==> flow/design.v <==
module upCounter(clk,resetCounter,count_in,count_out);
input clk;
input resetCounter;
input count_in;
output reg [9:0]count_out;
always @ (posedge clk) begin
 if (resetCounter)
  count_out <= 0;
 else if (count_in)
  count_out <= count_out + 1;
end   
endmodule
---- From RTL to reports: upCounter ----
The steps from the RTL of upCounter to its reports follow in flow order.
Lines are those of the file above, counted from 1.
Cell names lack the library's common part.
Not given: n/a
inputs
  top ..................................... upCounter
  clock input ............................. clk
  library ................................. sky130hd
  timing corner ........................... tt_025C_1v80

---- After elaboration ----
Source: Yosys, flattened and elaborated, memories not mapped. Widths are those after wreduce; folded enables and synchronous resets count as part of the registers. Registers that Yosys merges into a memory's read port (data or address) are not register bits. Print and check cells do not count. Equal cells are merged and count once.
storage and ports
  word-level cells ........................ 2
  bits of input ports ..................... 3
  output and inout port bits .............. 10
  bits in registers ....................... 10
operators by class
  add/sub/neg operators ................... 1
operators with widths
  kind                                    count
  adder 10 x 1 -> 10 bit with constant B  1

---- Logic depth ----
Yosys ltp: most cells in a row. Word level: on the elaborated netlist, between registers, memories and ports. Mapped: between sequential cells and ports; inverters and the memories' decode and read muxes count.
logic depth
  depth in word-level cells ............... 1
  ABC_AREA ................................ 0
  depth in mapped cells ................... 4
  gate-level depth less buffers ........... 4

---- After synthesis ----
The flow's flattened synthesis, as Yosys stat reports it; memories are mapped. The netlist is that of the ABC_AREA named above (0 if unset); the other value can give another one.
mapped netlist
  area of sequential cells ................ 200.2 um^2
  standard cells after synthesis .......... 49
  cell area after synthesis ............... 440.4 um^2
  mapped flip-flops ....................... 10
  buffer cells ............................ 2
cells by type
  cell type  count  total area (um^2)
  dfxtp_1    10     200.192
  nor2_1     6      22.522
  a21oi_1    4      20.019
  nand4_1    3      18.768
  xnor2_1    2      17.517
  xor2_1     2      17.517
  o31ai_1    2      15.014
  or4_1      2      15.014
  ha_1       1      12.512
  or3_1      2      12.512
  mux2_2     1      11.261
  nand2_1    3      11.261
  mux2i_1    1      10.01
  nand3_2    1      10.01
  o21ai_0    2      10.01
  buf_4      1      7.507
  inv_1      2      7.507
  nor2b_1    1      6.256
Not listed: further types 3, cells in them 3.

---- Worst setup path after synthesis ----
OpenSTA on the mapped netlist: ideal clock, no wires. The path of least setup slack (recovery checks aside). Input and output delay are each 20% of the period. Register names are those of the netlist, which keeps one name where synthesis merged equal registers.
path after synthesis
  kind .................................... register -> register
  start point ............................. register count_out[0]
  end point ............................... register count_out[6]
  required time ........................... 1.169 ns
  arrival ................................. 1.272 ns
  delay of the path ....................... 1.343 ns
  time at the first pin ................... 0.000 ns
  driving pins on the path ................ 5
  path buffers ............................ 0
  clock period ............................ 1.24 ns
  slack ................................... -0.102 ns
  library setup time ...................... 0.071 ns
  period reached after synthesis .......... 1.342 ns
"delay of the path" = arrival - input delay + setup time.
"driving pins on the path" counts driving pins, that of a launching flip-flop among them; a cell with two outputs on the path counts twice.
"period reached after synthesis" is the clock period less the worst setup slack; recovery checks do not enter. This is arithmetic on one report: input and output delays are still those of the set period (20% each).
The rows between start and end are the longest chain of elaborated cells between them; the timing report does not say that the signal goes this way. Where chains are equally long, one stands for them.
A line is the first line of the expression or statement that the cell stems from. Yosys adds cells for indexed reads and writes and turns some case tables into memories.
between the ends, after synthesis
  path through ............................ dfxtp_1 > ha_1 > nand4_1 > or3_1 > a21oi_1
  length of the longest elaborated chain .. 1
  elaborated cells on any way between the ends .. 1
  source lines of those cells ............. 1
  classes of those cells .................. 1 x add/sub
RTL lines, path after synthesis
  what                    RTL line  source
  start: declaration      5         output reg [9:0]count_out;
  start: assignment       8         count_out <= 0;
  start: assignment       10        count_out <= count_out + 1;
  adder 10 x 1 -> 10 bit  10
  end: assignment         8
  end: assignment         10
  end: declaration        5

---- Path in the finished layout ----
Path of least setup slack in the final report of flow run A (OpenROAD, finished layout, wires in). Where an end is a register, its clock arrival counts in the times.
path after layout
  kind .................................... register -> register
  start point ............................. register count_out[1]
  end point ............................... register count_out[9]
  required time ........................... 1.29 ns
  time at the first pin ................... 0.26 ns
  slack ................................... -0.12 ns
  clock period ............................ 1.14 ns
  library setup time ...................... 0.11 ns
  path buffers ............................ 1
  arrival ................................. 1.41 ns
  driving pins on the path ................ 5
The rows between start and end are the longest chain of elaborated cells between them; the timing report does not say that the signal goes this way. Where chains are equally long, one stands for them.
between the ends, after layout
  path through ............................ dfxtp_4 > buf_4 > nand2_4 > nor4_2 > mux2_2
  length of the longest elaborated chain .. 1
  elaborated cells on any way between the ends .. 1
  source lines of those cells ............. 1
  classes of those cells .................. 1 x add/sub
RTL lines, path after layout
  what                    RTL line  source
  start: declaration      5         output reg [9:0]count_out;
  start: assignment       8         count_out <= 0;
  start: assignment       10        count_out <= count_out + 1;
  adder 10 x 1 -> 10 bit  10
  end: assignment         8
  end: assignment         10
  end: declaration        5

Add stored flow runs of upCounter

Design upCounter on sky130hd. What follows are 2 stored runs of the flow, each under its own settings; their order means nothing. The constraints put input and output delay at 20% of the set period each and load the outputs with 0.01 pF.
"achieved clock period (ns)" = clock period - worst setup slack. The figure is calculated, with input and output delays left at 20% of the set period.
"worst setup path time (ns)": the worst setup path's part of the clock period (all of it between registers, 20% less for each end at a port) less its slack. A launch clock that arrives late makes it longer, a capture clock that arrives late makes it shorter.
By "finish__power__total" is meant OpenSTA's value without simulated activity: inputs other than the clock are taken to toggle once in ten clock periods, and the tool carries that through the logic.

Flow files of flow run A
==> flow/run.sh <==
#!/bin/bash
# the make line also repeats the synthesis and layout settings of config.mk as NAME=value (left out here)
make -C /OpenROAD-flow-scripts/flow DESIGN_CONFIG=/design/flow/config.mk WORK_HOME=/design/flow/orfs CLKGATE_MAP_FILE= finish
==> flow/config.mk <==
export PLATFORM = sky130hd
export DESIGN_NAME = upCounter
export DESIGN_NICKNAME = upCounter
export VERILOG_FILES = /design/flow/design.v
export SDC_FILE = /design/flow/constraint.sdc
export NUM_CORES = 4
export LEC_CHECK = 0
export CAP_MARGIN = 20
export CELL_PAD_IN_SITES_DETAIL_PLACEMENT = 2
export CELL_PAD_IN_SITES_GLOBAL_PLACEMENT = 2
export CORE_MARGIN = 4
export CORE_UTILIZATION = 30
export CTS_CLUSTER_DIAMETER = 378
export GPL_TIMING_DRIVEN = 0
export MIN_ROUTING_LAYER = met1
export PLACE_DENSITY_LB_ADDON = 0.19
export SLEW_MARGIN = 20
==> flow/constraint.sdc <==
create_clock -name core_clock -period 1.14 [get_ports {clk}]
set_input_delay 0.2280 -clock core_clock [delete_from_list [all_inputs] [get_ports {clk}]]
set_output_delay 0.2280 -clock core_clock [all_outputs]
set_load 0.01 [all_outputs]

report of flow run A
yosys chip area after synthesis (um^2): 440.4
finish__design__die__area: 2145.1
finish__design__instance__area__stdcell: 661.9
finish__design__instance__utilization: 0.4962
finish__timing__setup__ws: -0.119
finish__timing__setup__tns: -0.468
finish__timing__hold__ws: 0.281
finish__power__total: 6.805e-04
achieved clock period (ns): 1.259
worst setup path time (ns): 1.26
worst setup path kind: register -> register

Flow files of flow run B
==> flow/run.sh <==
#!/bin/bash
# the make line also repeats the synthesis and layout settings of config.mk as NAME=value (left out here)
make -C /OpenROAD-flow-scripts/flow DESIGN_CONFIG=/design/flow/config.mk WORK_HOME=/design/flow/orfs CLKGATE_MAP_FILE= finish
==> flow/config.mk <==
export PLATFORM = sky130hd
export DESIGN_NAME = upCounter
export DESIGN_NICKNAME = upCounter
export VERILOG_FILES = /design/flow/design.v
export SDC_FILE = /design/flow/constraint.sdc
export NUM_CORES = 4
export LEC_CHECK = 0
export CAP_MARGIN = 20
export CORE_MARGIN = 2
export CORE_UTILIZATION = 40
export SLEW_MARGIN = 20
==> flow/constraint.sdc <==
create_clock -name core_clock -period 1.04 [get_ports {clk}]
set_input_delay 0.2080 -clock core_clock [delete_from_list [all_inputs] [get_ports {clk}]]
set_output_delay 0.2080 -clock core_clock [all_outputs]
set_load 0.01 [all_outputs]

report of flow run B
yosys chip area after synthesis (um^2): 440.4
finish__design__die__area: 1382.3
finish__design__instance__area__stdcell: 892.1
finish__design__instance__utilization: 0.9129
finish__timing__setup__ws: -0.273
finish__timing__setup__tns: -1.708
finish__timing__hold__ws: 0.559
finish__power__total: 8.658e-04
achieved clock period (ns): 1.313
worst setup path time (ns): 1.31
worst setup path kind: register -> register
